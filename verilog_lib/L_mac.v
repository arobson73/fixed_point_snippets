==> flow/design.v <==
module L_add
(
    input clk,
    input reset,
    input signed [31:0] a,
    input signed [31:0] b,
    output signed [31:0] c,
    output overflow
);
reg signed [31:0] s1_reg,s2_reg,a1_reg,a2_reg;
reg iffa1_reg,iffb2_reg,iffa2_reg;
wire iffa,iffb1;
wire signed [31:0] out2o;
always @(posedge clk or posedge reset)
    if (reset)
    begin
        s1_reg <=0;
        s2_reg <=0;
        a1_reg <=0;
        a2_reg <=0;
        iffa1_reg <=0;
        iffb2_reg <=0;
        iffa2_reg <=0;
    end
    else
    begin
        s1_reg <= a + b;
        s2_reg <= s1_reg;
        a1_reg <= a;
        a2_reg <= a1_reg;
        iffa1_reg <= iffa;
        iffb2_reg <= iffb1;
        iffa2_reg <= iffa1_reg;
    end
assign iffa = (((a ^ b) & 32'h80000000) == 0);    
assign iffb1 = (((s1_reg ^ a1_reg) & 32'h80000000) != 0);
assign out2o = (a2_reg < 0) ? 32'h80000000 : 32'h7fffffff;
assign overflow = (iffa2_reg && iffb2_reg);
assign c = overflow ? out2o : s2_reg;
endmodule
module L_mac
(
    input clk,
    input reset,
    input signed [31:0] c,
    input signed [15:0] a,
    input signed [15:0] b,
    output signed [31:0] out
);
reg signed [31:0] c1_reg,c2_reg;
wire signed [31:0] mo2;
lmult lmult_unit
(.clk(clk), .reset(reset), .a(a), .b(b), .out(mo2), .overflow());
L_add add_unit
(.clk(clk), .reset(reset), .a(c2_reg), .b(mo2), .c(out), .overflow());
always @(posedge clk or posedge reset)
    if (reset)
    begin
        c1_reg <= 0;
        c2_reg <= 0;
    end
    else
    begin
        c1_reg <= c;
        c2_reg <= c1_reg;
    end
endmodule    
module lmult 
(
    input clk,
    input reset,
    input signed [15:0] a,  
    input signed [15:0] b,  
    output signed [31:0] out,
    output overflow
);
reg signed [31:0] a1;
reg signed [31:0] a2, aa2;
always @(posedge clk or posedge reset)
    if (reset)
    begin
        a1 <= 0;
        a2 <= 0;
        aa2 <= 0;
    end
    else
    begin
        a1 <= a * b;
        aa2 <= (a1 * 2);
        a2 <= a1;
    end
assign out = (a2 != 32'h40000000) ? aa2 : 32'h7fffffff;
assign overflow = (a2 == 32'h40000000);
endmodule
-- Reports on L_mac
The steps from the RTL of L_mac to its reports follow in flow order.
Line numbers count from 1 in the design file above.
Operators: Yosys type, input widths -> output width; for muxes data width and select width s.
Cell names lack the library's common part.
The mark -- stands for no value.
- top: L_mac
- clock input: clk
- cell library: sky130hd
- library corner: tt_025C_1v80

-- After elaboration
Counts by Yosys on the flattened word-level netlist (proc, flatten, opt, wreduce; memories kept). Register bits leave out memories and registers merged into their read ports (data or address); mux counts leave out enables and synchronous resets folded into registers. Print and check cells are left out. Cells with the same type and inputs are merged into one.
- $add $sub $neg at 1
- $mul: 1
- div/mod/pow operators at 0
- noted magnitude comparators: 1
- noted equal/unequal tests: 1
- shift-type cells at 0
- muxes and demuxes at 3
- noted bitwise operators: 2
- reduce/logical cells at 2
- operators by type and width (cell ; number):
    $mul 16x16->32 ; 1
    $mux 32 ; 3
    $xor 32x32->32 ; 2
    $lt 32x1->1 const B ; 1
    $ne 32x31->1 const B ; 1
    $add 32x32->32 ; 1
    $logic_not 32->1 ; 1
    $logic_and 1x1->1 ; 1
- noted register bits: 290
- noted latch bits: 0
- noted RAM bits: 0
- memory bits (read-only): 0
- noted word width x clocked read ports: 0
- noted memory cells: 0
- noted input bits: 66
- noted output and inout bits: 32

-- Depth
Depth = most cells in a row (Yosys ltp): at word level without a register or memory, in the mapped netlist without a sequential cell, where the memories' decode and read muxes count.
- depth in word-level cells: 4
- noted ABC_AREA: 0
- gate-level depth with buffers: 24
- depth with buffers taken out: 23

-- Mapped cells and area
The flow's flattened synthesis, as Yosys stat reports it; memories are mapped. The netlist is that of the ABC_AREA named above (0 if unset); the other value can give another one.
Totals and module areas in this step are rounded.
- cell count at 1624
- noted chip area (Yosys): 0.0171 mm²
- sequential area at 0.00493 mm²
- mapped flip-flops: 197
- noted buffer cells: 46
- cells by type (cell ; number):
    fa_1 ; 263
    dfrtp_1 ; 197
    ha_1 ; 113
    inv_1 ; 327
    and2_1 ; 126
    nand2_1 ; 142
    a21o_1 ; 53
    xnor2_1 ; 39
    a21oi_1 ; 54
    or2_2 ; 32
    xor2_1 ; 20
    nor2_1 ; 46
    clkbuf_1 ; 43
    o21ai_0 ; 18
    nand2b_1 ; 11
    o21a_1 ; 8
    o21bai_1 ; 7
    and3_1 ; 8
Other cell types: 45; their cells: 117.
By module: a second synthesis without flattening, with its own total; a netlist apart from the flattened one above.
- cell total of the unflattened synthesis at 1668
- noted area total of the unflattened synthesis: 0.0173 mm²
Rows give one instance, submodules left out.
- modules (module ; times used ; cells ; area (mm²) ; seq. area (mm²)):
    lmult ; 1 ; 1230 ; 0.0119 ; 0.0016
    L_add ; 1 ; 373 ; 0.00384 ; 0.00173
    L_mac ; 1 ; 65 ; 0.00161 ; 0.0016

-- Path before layout
Source: OpenSTA report_checks on the synthesized netlist (no wires, ideal clock, input and output delay 20% of the period each), path of least setup slack; recovery checks are left aside. Register names are those of the netlist, which keeps one name where synthesis merged equal registers.
- kind: input -> register
- start: in a[15]
- end: reg lmult_unit.a1[30]
- clock period at 16.0 ns
- noted input delay: 3.200 ns
- setup time at 0.104 ns
- noted time at the first pin: 3.200 ns
- data arrival time: 8.562 ns
- required time: 15.896 ns
- noted slack: 7.334 ns
- path delay: 5.466 ns
- noted driving pins on the path: 22
- noted path buffers: 1
- synthesis period reached: 8.666 ns
"path delay" = arrival - input delay + setup time.
"driving pins on the path": output pins that drive a net of the path, with the launching flip-flop's if there is one; two outputs of one cell count as two.
"synthesis period reached" is the clock period less the worst setup slack; recovery checks do not enter. This is arithmetic on one report: input and output delays are still those of the set period (20% each).
The rows between start and end are the longest chain of elaborated cells between them; the timing report does not say that the signal goes this way. Where chains are equally long, one stands for them.
Each line given opens the expression or statement behind the cell; cells for indexed reads and writes are added by Yosys, which also makes memories of some case tables.
- cells stage by stage: clkbuf_1 nand2_1 inv_1 fa_1 inv_1 fa_1 fa_1 inv_1 fa_1 fa_1 inv_1 fa_1 inv_1 ha_1 o21a_1 o211a_1 a21o_1 a221o_1 a21oi_1 o21bai_1 o21a_1 o311ai_1
- cells in the longest elaborated chain: 1
- elaborated cells on any way between the ends: 1
- noted source lines of those cells: 1
- those cells by class: mul (1)
- RTL lines, path after synthesis (item ; line ; source):
    start: declaration ; 46 ; input signed [15:0] a,
    $mul 16x16->32 ; 88 ; a1 <= a * b;
    end: assignment ; 82 ; a1 <= 0;
    end: assignment ; 88 ;
    end: declaration ; 77 ; reg signed [31:0] a1;

-- Timing after layout
Path of least setup slack in the final report of entry A (OpenROAD, finished layout, wires in). Where an end is a register, its clock arrival counts in the times.
- kind: input -> register
- start: in b[5]
- end: reg lmult_unit.a1[25]
- clock period at 6.62 ns
- noted input delay: 1.32 ns
- setup time at 0.07 ns
- noted time at the first pin: 1.32 ns
- data arrival time: 6.93 ns
- required time: 6.97 ns
- noted slack: 0.03 ns
- noted driving pins on the path: 20
- noted path buffers: 2
The rows between start and end are the longest chain of elaborated cells between them; the timing report does not say that the signal goes this way. Where chains are equally long, one stands for them.
- cells stage by stage: buf_8 buf_8 and2_4 fa_1 inv_2 fa_1 fa_1 inv_2 fa_1 fa_1 inv_1 fa_1 inv_2 ha_4 a2111oi_4 a211oi_2 or3_4 a221o_2 a221oi_2 xnor2_1
- cells in the longest elaborated chain: 1
- elaborated cells on any way between the ends: 1
- noted source lines of those cells: 1
- those cells by class: mul (1)
- RTL lines, path after layout (item ; line ; source):
    start: declaration ; 47 ; input signed [15:0] b,
    $mul 16x16->32 ; 88 ; a1 <= a * b;
    end: assignment ; 82 ; a1 <= 0;
    end: assignment ; 88 ;
    end: declaration ; 77 ; reg signed [31:0] a1;

Subject: flow runs of L_mac

Hi,

Below are 2 stored runs of the flow (Yosys, OpenROAD; platform sky130hd) on L_mac, each with its settings and what was measured, unordered. Constraints: input delay and output delay 20% of the set period each, output load 0.01 pF.
"clock period reached" = clock period - worst setup slack. The figure is calculated, with input and output delays left at 20% of the set period.
By "critical path time" is meant the share of the clock period that the worst setup path is allowed (20% is reserved at inputs, 20% at outputs), minus its slack. Clock arrival times at its registers enter into it.
Measured values are rounded.

Entry A

==> flow/run.sh <==
#!/bin/bash
# the make line also repeats the synthesis and layout settings of config.mk as NAME=value (left out here)
make -C /OpenROAD-flow-scripts/flow DESIGN_CONFIG=/design/flow/config.mk WORK_HOME=/design/flow/orfs CLKGATE_MAP_FILE= finish
==> flow/config.mk <==
export PLATFORM = sky130hd
export DESIGN_NAME = L_mac
export DESIGN_NICKNAME = L_mac
export VERILOG_FILES = /design/flow/design.v
export SDC_FILE = /design/flow/constraint.sdc
export NUM_CORES = 4
export LEC_CHECK = 0
export CAP_MARGIN = 20
export CORE_MARGIN = 2
export CORE_UTILIZATION = 40
export SLEW_MARGIN = 20
==> flow/constraint.sdc <==
create_clock -name core_clock -period 6.62 [get_ports {clk}]
set_input_delay 1.3240 -clock core_clock [delete_from_list [all_inputs] [get_ports {clk}]]
set_output_delay 1.3240 -clock core_clock [all_outputs]
set_load 0.01 [all_outputs]

Measured in entry A:
- noted the synthesis area: 0.0171 mm²
- standard-cell area after layout at 0.0214 mm²
- noted the die footprint: 0.0444 mm²
- noted the critical path time: 5.26 ns
- critical path kind: input -> register
- setup slack of the worst path at 0.033 ns
- summed negative setup slack at 0.000 ns
- noted the utilization in the final report: 0.508
- worst hold slack in the final report at 0.344 ns
- clock period reached: 6.587 ns

Entry B

==> flow/run.sh <==
#!/bin/bash
# the make line also repeats the synthesis and layout settings of config.mk as NAME=value (left out here)
make -C /OpenROAD-flow-scripts/flow DESIGN_CONFIG=/design/flow/config.mk WORK_HOME=/design/flow/orfs CLKGATE_MAP_FILE= finish
==> flow/config.mk <==
export PLATFORM = sky130hd
export DESIGN_NAME = L_mac
export DESIGN_NICKNAME = L_mac
export VERILOG_FILES = /design/flow/design.v
export SDC_FILE = /design/flow/constraint.sdc
export NUM_CORES = 4
export LEC_CHECK = 0
export CAP_MARGIN = 20
export CELL_PAD_IN_SITES_GLOBAL_PLACEMENT = 0
export CORE_MARGIN = 3
export CORE_UTILIZATION = 37
export CTS_CLUSTER_SIZE = 19
export GPL_TIMING_DRIVEN = 0
export HOLD_SLACK_MARGIN = -0.02
export MAX_ROUTING_LAYER = met5
export PLACE_DENSITY_LB_ADDON = 0.07
export SLEW_MARGIN = 30
export TNS_END_PERCENT = 5
==> flow/constraint.sdc <==
create_clock -name core_clock -period 10.1 [get_ports {clk}]
set_input_delay 2.0200 -clock core_clock [delete_from_list [all_inputs] [get_ports {clk}]]
set_output_delay 2.0200 -clock core_clock [all_outputs]
set_load 0.01 [all_outputs]

Measured in entry B:
- noted the synthesis area: 0.0171 mm²
- standard-cell area after layout at 0.0194 mm²
- noted the die footprint: 0.0488 mm²
- noted the critical path time: 6.79 ns
- critical path kind: input -> register
- setup slack of the worst path at 1.29 ns
- summed negative setup slack at 0.000 ns
- noted the utilization in the final report: 0.427
- worst hold slack in the final report at 0.342 ns
- clock period reached: 8.807 ns

Regards
