==> flow/design.v <==
module L_add
(
    input clk,
    input reset,
    input signed [31:0] a,
    input signed [31:0] b,
    output signed [31:0] c,
    output overflow
);
reg signed [31:0] s1_reg,s2_reg,a1_reg,a2_reg;
reg iffa1_reg,iffb2_reg,iffa2_reg;
wire iffa,iffb1;
wire signed [31:0] out2o;
always @(posedge clk or posedge reset)
    if (reset)
    begin
        s1_reg <=0;
        s2_reg <=0;
        a1_reg <=0;
        a2_reg <=0;
        iffa1_reg <=0;
        iffb2_reg <=0;
        iffa2_reg <=0;
    end
    else
    begin
        s1_reg <= a + b;
        s2_reg <= s1_reg;
        a1_reg <= a;
        a2_reg <= a1_reg;
        iffa1_reg <= iffa;
        iffb2_reg <= iffb1;
        iffa2_reg <= iffa1_reg;
    end
assign iffa = (((a ^ b) & 32'h80000000) == 0);    
assign iffb1 = (((s1_reg ^ a1_reg) & 32'h80000000) != 0);
assign out2o = (a2_reg < 0) ? 32'h80000000 : 32'h7fffffff;
assign overflow = (iffa2_reg && iffb2_reg);
assign c = overflow ? out2o : s2_reg;
endmodule
module extract_h
(
    input clk,
    input reset,
    input signed [31:0] in,
    output signed [15:0] out
);
reg signed [15:0] out_reg;
assign out = out_reg;
always @(posedge clk or posedge reset)
    if (reset)
        out_reg <= 0;
    else
        out_reg <= in[31:16];
endmodule
module roundB
(
    input clk,
    input reset,
    input signed [31:0] in,
    output signed [15:0] out
);
wire signed [31:0] ao2;
wire signed [15:0] eo3;
L_add add_unit
(.clk(clk), .reset(reset), .a(in), .b(32'h00008000), .c(ao2), .overflow());
extract_h extract_unit
(.clk(clk), .reset(reset), .in(ao2), .out(out));
endmodule
Step by step through the tools: roundB. Tool output for the design above, in the order of the flow. Lines are those of the file above, counted from 1. A cell with -- has no value.

Top: roundB. Clock input: clk. Standard-cell library: sky130hd. Corner: tt_025C_1v80.

Elaborated design. Counts by Yosys on the flattened word-level netlist (proc, flatten, opt, wreduce; memories kept). Register bits leave out memories and registers merged into their read ports (data or address); mux counts leave out enables and synchronous resets folded into registers. Print and check cells are left out. Cells with the same type and inputs are merged into one.

The figure for multipliers is 0. Under reductions and logical operators stands 2. Bitwise operators: 1. Under add/subtract/negate cells stands 1. The entry for divide/modulo/power cells reads 0. Muxes and demuxes: 2. The entry for shifts and indexed selects reads 0. For equality and inequality tests the number is 0. The entry for $lt $le $gt $ge reads 1.

Operator list (count): two-way mux 32 bit (2); < comparator 32 x 1 -> 1 bit with constant B (1); adder 32 x 17 -> 32 bit with constant B (1); XOR 32 bit (1); logical NOT 32 bit (1); logical AND 1 bit (1).

The figure for bits in read-only memories is 0. The entry for cells after elaboration reads 15. Under RAM bits stands 0. For output and inout bits the number is 16. Under memories stands 0. For register bits the number is 147. Under latch bits stands 0. Under word width x clocked read ports stands 0.

Depth. Yosys ltp: most cells in a row. Word level: on the elaborated netlist, between registers, memories and ports. Mapped: between sequential cells and ports; inverters and the memories' decode and read muxes count.

Word-level depth: 3. Under ABC_AREA stands 0. For gate-level depth with buffers the number is 4.

Mapped cells and area. Source: synth_stat.txt of the flow (Yosys; design flattened, memories mapped). It holds for the ABC_AREA given above (unset counts as 0); a run with the other value may have another netlist. The area totals of this step are shown rounded.

Cell types: sky130_fd_sc_hd__dfrtp_1 (count 53, total area 1.33E+03 µm²); sky130_fd_sc_hd__a21oi_1 (count 14, total area 70.067 µm²); sky130_fd_sc_hd__xnor2_1 (count 8, total area 70.067 µm²); sky130_fd_sc_hd__xor2_1 (count 8, total area 70.067 µm²); sky130_fd_sc_hd__nor2_1 (count 15, total area 56.304 µm²); sky130_fd_sc_hd__nand4_1 (count 5, total area 31.28 µm²); sky130_fd_sc_hd__nor4_1 (count 5, total area 31.28 µm²); sky130_fd_sc_hd__nand2_1 (count 6, total area 22.522 µm²); sky130_fd_sc_hd__nand4_4 (count 1, total area 21.27 µm²); sky130_fd_sc_hd__nand3_1 (count 4, total area 20.019 µm²); sky130_fd_sc_hd__inv_1 (count 4, total area 15.014 µm²); sky130_fd_sc_hd__nor3_1 (count 3, total area 15.014 µm²); sky130_fd_sc_hd__ha_1 (count 1, total area 12.512 µm²); sky130_fd_sc_hd__clkbuf_1 (count 3, total area 11.261 µm²); sky130_fd_sc_hd__and4_2 (count 1, total area 10.01 µm²); sky130_fd_sc_hd__a21o_1 (count 1, total area 7.507 µm²); sky130_fd_sc_hd__and2_1 (count 1, total area 6.256 µm²); sky130_fd_sc_hd__and3_1 (count 1, total area 6.256 µm²).

Not listed: further types 2, cells in them 2.

Under cell area after synthesis stands 1800 µm². The figure for flip-flops is 53. For area of sequential cells the number is 1300 µm². For cell count the number is 136. Under buffers stands 4.

By module: a second synthesis without flattening, with its own total; a netlist apart from the flattened one above.

The figure for cell total of the unflattened synthesis is 361. The entry for area (unflattened synthesis) reads 4100 µm².

Each row is one instance without its submodules.

By module: L_add (sequential area 1700 µm², cells 342, times used 1, area 3700 µm²); extract_h (sequential area 400 µm², cells 17, times used 1, area 400 µm²); roundB (sequential area 0.0 µm², cells 2, times used 1, area 7.5 µm²).

Timing after synthesis. OpenSTA on the mapped netlist: ideal clock, no wires. The path of least setup slack (recovery checks aside). Input and output delay are each 20% of the period. Register names are those of the netlist, which keeps one name where synthesis merged equal registers.

Kind: input to register. From: input port in[15]. To: register add_unit.s1_reg[31]. The entry for clock period reads 1.17 ns. The figure for launch time at the first pin is 0.234 ns. The entry for setup time reads 0.080 ns. The figure for data arrival time is 1.066 ns. The figure for input delay is 0.234 ns. The figure for slack is 0.024 ns. For delay of the path the number is 0.912 ns. Under driving pins on the path stands 4. The entry for buffers on the path reads 0. The entry for synthesis period reached reads 1.146 ns.

"delay of the path" is the arrival time less input delay plus setup time. "driving pins on the path": output pins that drive a net of the path, with the launching flip-flop's if there is one; two outputs of one cell count as two. "synthesis period reached" is the clock period less the worst setup slack; recovery checks do not enter. This is arithmetic on one report: input and output delays are still those of the set period (20% each). The rows between start and end are the longest chain of elaborated cells between them; the timing report does not say that the signal goes this way. Where chains are equally long, one stands for them. A line is the first line of the expression or statement that the cell stems from. Yosys adds cells for indexed reads and writes and turns some case tables into memories.

Cells stage by stage: sky130_fd_sc_hd__ha_1 sky130_fd_sc_hd__nand4_1 sky130_fd_sc_hd__nor4_1 sky130_fd_sc_hd__xnor2_1. The entry for length of the longest elaborated chain reads 1. Under elaborated cells between the ends (all ways) stands 1. RTL lines with such cells: 1.

RTL lines, path after synthesis: from (decl) (RTL line 60) `input signed [31:0] in,`; adder 32 x 17 -> 32 bit (RTL line 27) `s1_reg <= a + b;`; to (assign) (RTL line 17) `s1_reg <=0;`; to (assign) (RTL line 27); to (decl) (RTL line 10) `reg signed [31:0] s1_reg,s2_reg,a1_reg,a2_reg;`.

Worst path after layout. Path of least setup slack in the final report of run 1 (OpenROAD, finished layout, wires in). Where an end is a register, its clock arrival counts in the times.

Kind: input to register. From: input port in[15]. To: register add_unit.s1_reg[31]. The entry for clock period reads 1.97 ns. The figure for slack is 0.26 ns. The figure for data arrival time is 1.93 ns. The figure for launch time at the first pin is 0.39 ns. Under driving pins on the path stands 5. The figure for input delay is 0.39 ns. The entry for buffers on the path reads 1. The entry for setup time reads 0.07 ns.

The rows between start and end are the longest chain of elaborated cells between them; the timing report does not say that the signal goes this way. Where chains are equally long, one stands for them.

Cells stage by stage: sky130_fd_sc_hd__clkdlybuf4s50_1 sky130_fd_sc_hd__ha_1 sky130_fd_sc_hd__nand4_1 sky130_fd_sc_hd__nor4_1 sky130_fd_sc_hd__xnor2_1. The entry for length of the longest elaborated chain reads 1. Under elaborated cells between the ends (all ways) stands 1. RTL lines with such cells: 1.

RTL lines, path after layout: from (decl) (RTL line 60) `input signed [31:0] in,`; adder 32 x 17 -> 32 bit (RTL line 27) `s1_reg <= a + b;`; to (assign) (RTL line 17) `s1_reg <=0;`; to (assign) (RTL line 27); to (decl) (RTL line 10) `reg signed [31:0] s1_reg,s2_reg,a1_reg,a2_reg;`.

--- measured runs ---
Module roundB, platform sky130hd: 2 stored runs of the flow (Yosys, OpenROAD) with differing settings, in no particular order. Input and output delays are each 20% of the period that was set; the output load is 0.01 pF. "clock period reached" = clock period - worst setup slack. The figure is calculated, with input and output delays left at 20% of the set period. "critical setup path time" means the part of the period allowed to the worst setup path (the constraints hold back 20% at inputs and 20% at outputs) less its slack; where the path has registers, the arrival times of their clocks count too. "total power after layout" rests on the timing tool's default activity at the inputs, not on a simulated workload. Measured values are rounded.

Run 1 has these settings: period_ns 1.97; CORE_UTILIZATION 46; SETUP_SLACK_MARGIN -0.13; PLACE_DENSITY_LB_ADDON 0.25; CORE_ASPECT_RATIO 1.23; CORE_MARGIN 10; GPL_TIMING_DRIVEN 0; CTS_CLUSTER_SIZE 31; CAP_MARGIN 5; SLEW_MARGIN 20. The worst setup slack after layout reads 0.26 ns. The chip area in the Yosys report reads 1800 µm². The clock period reached reads 1.714 ns. The die footprint is 6900 µm². The final design utilization reads 61%. The critical setup path time comes to 1.32 ns. Worst path kind: input to register. The worst-case hold slack stands at 0.35 ns. The summed negative setup slack reads 0.000 ns. For the total power after layout the run shows 2.1 mW. The measured standard-cell area of the final layout is 2300 µm².

Run 2 has these settings: period_ns 2.06; CORE_UTILIZATION 27; SETUP_SLACK_MARGIN 0.47; PLACE_DENSITY_LB_ADDON 0.27; CORE_ASPECT_RATIO 1.82; CORE_MARGIN 2; ABC_AREA 0; GPL_ROUTABILITY_DRIVEN 0; CAP_MARGIN 35; SLEW_MARGIN 0; MAX_ROUTING_LAYER met4. The worst setup slack after layout reads 0.52 ns. The chip area in the Yosys report reads 1800 µm². The clock period reached reads 1.542 ns. The die footprint is 7400 µm². The final design utilization reads 39%. The critical setup path time comes to 1.13 ns. Worst path kind: register to output. The worst-case hold slack stands at 0.35 ns. The summed negative setup slack reads 0.000 ns. For the total power after layout the run shows 2.3 mW. The measured standard-cell area of the final layout is 2600 µm².
--- end ---
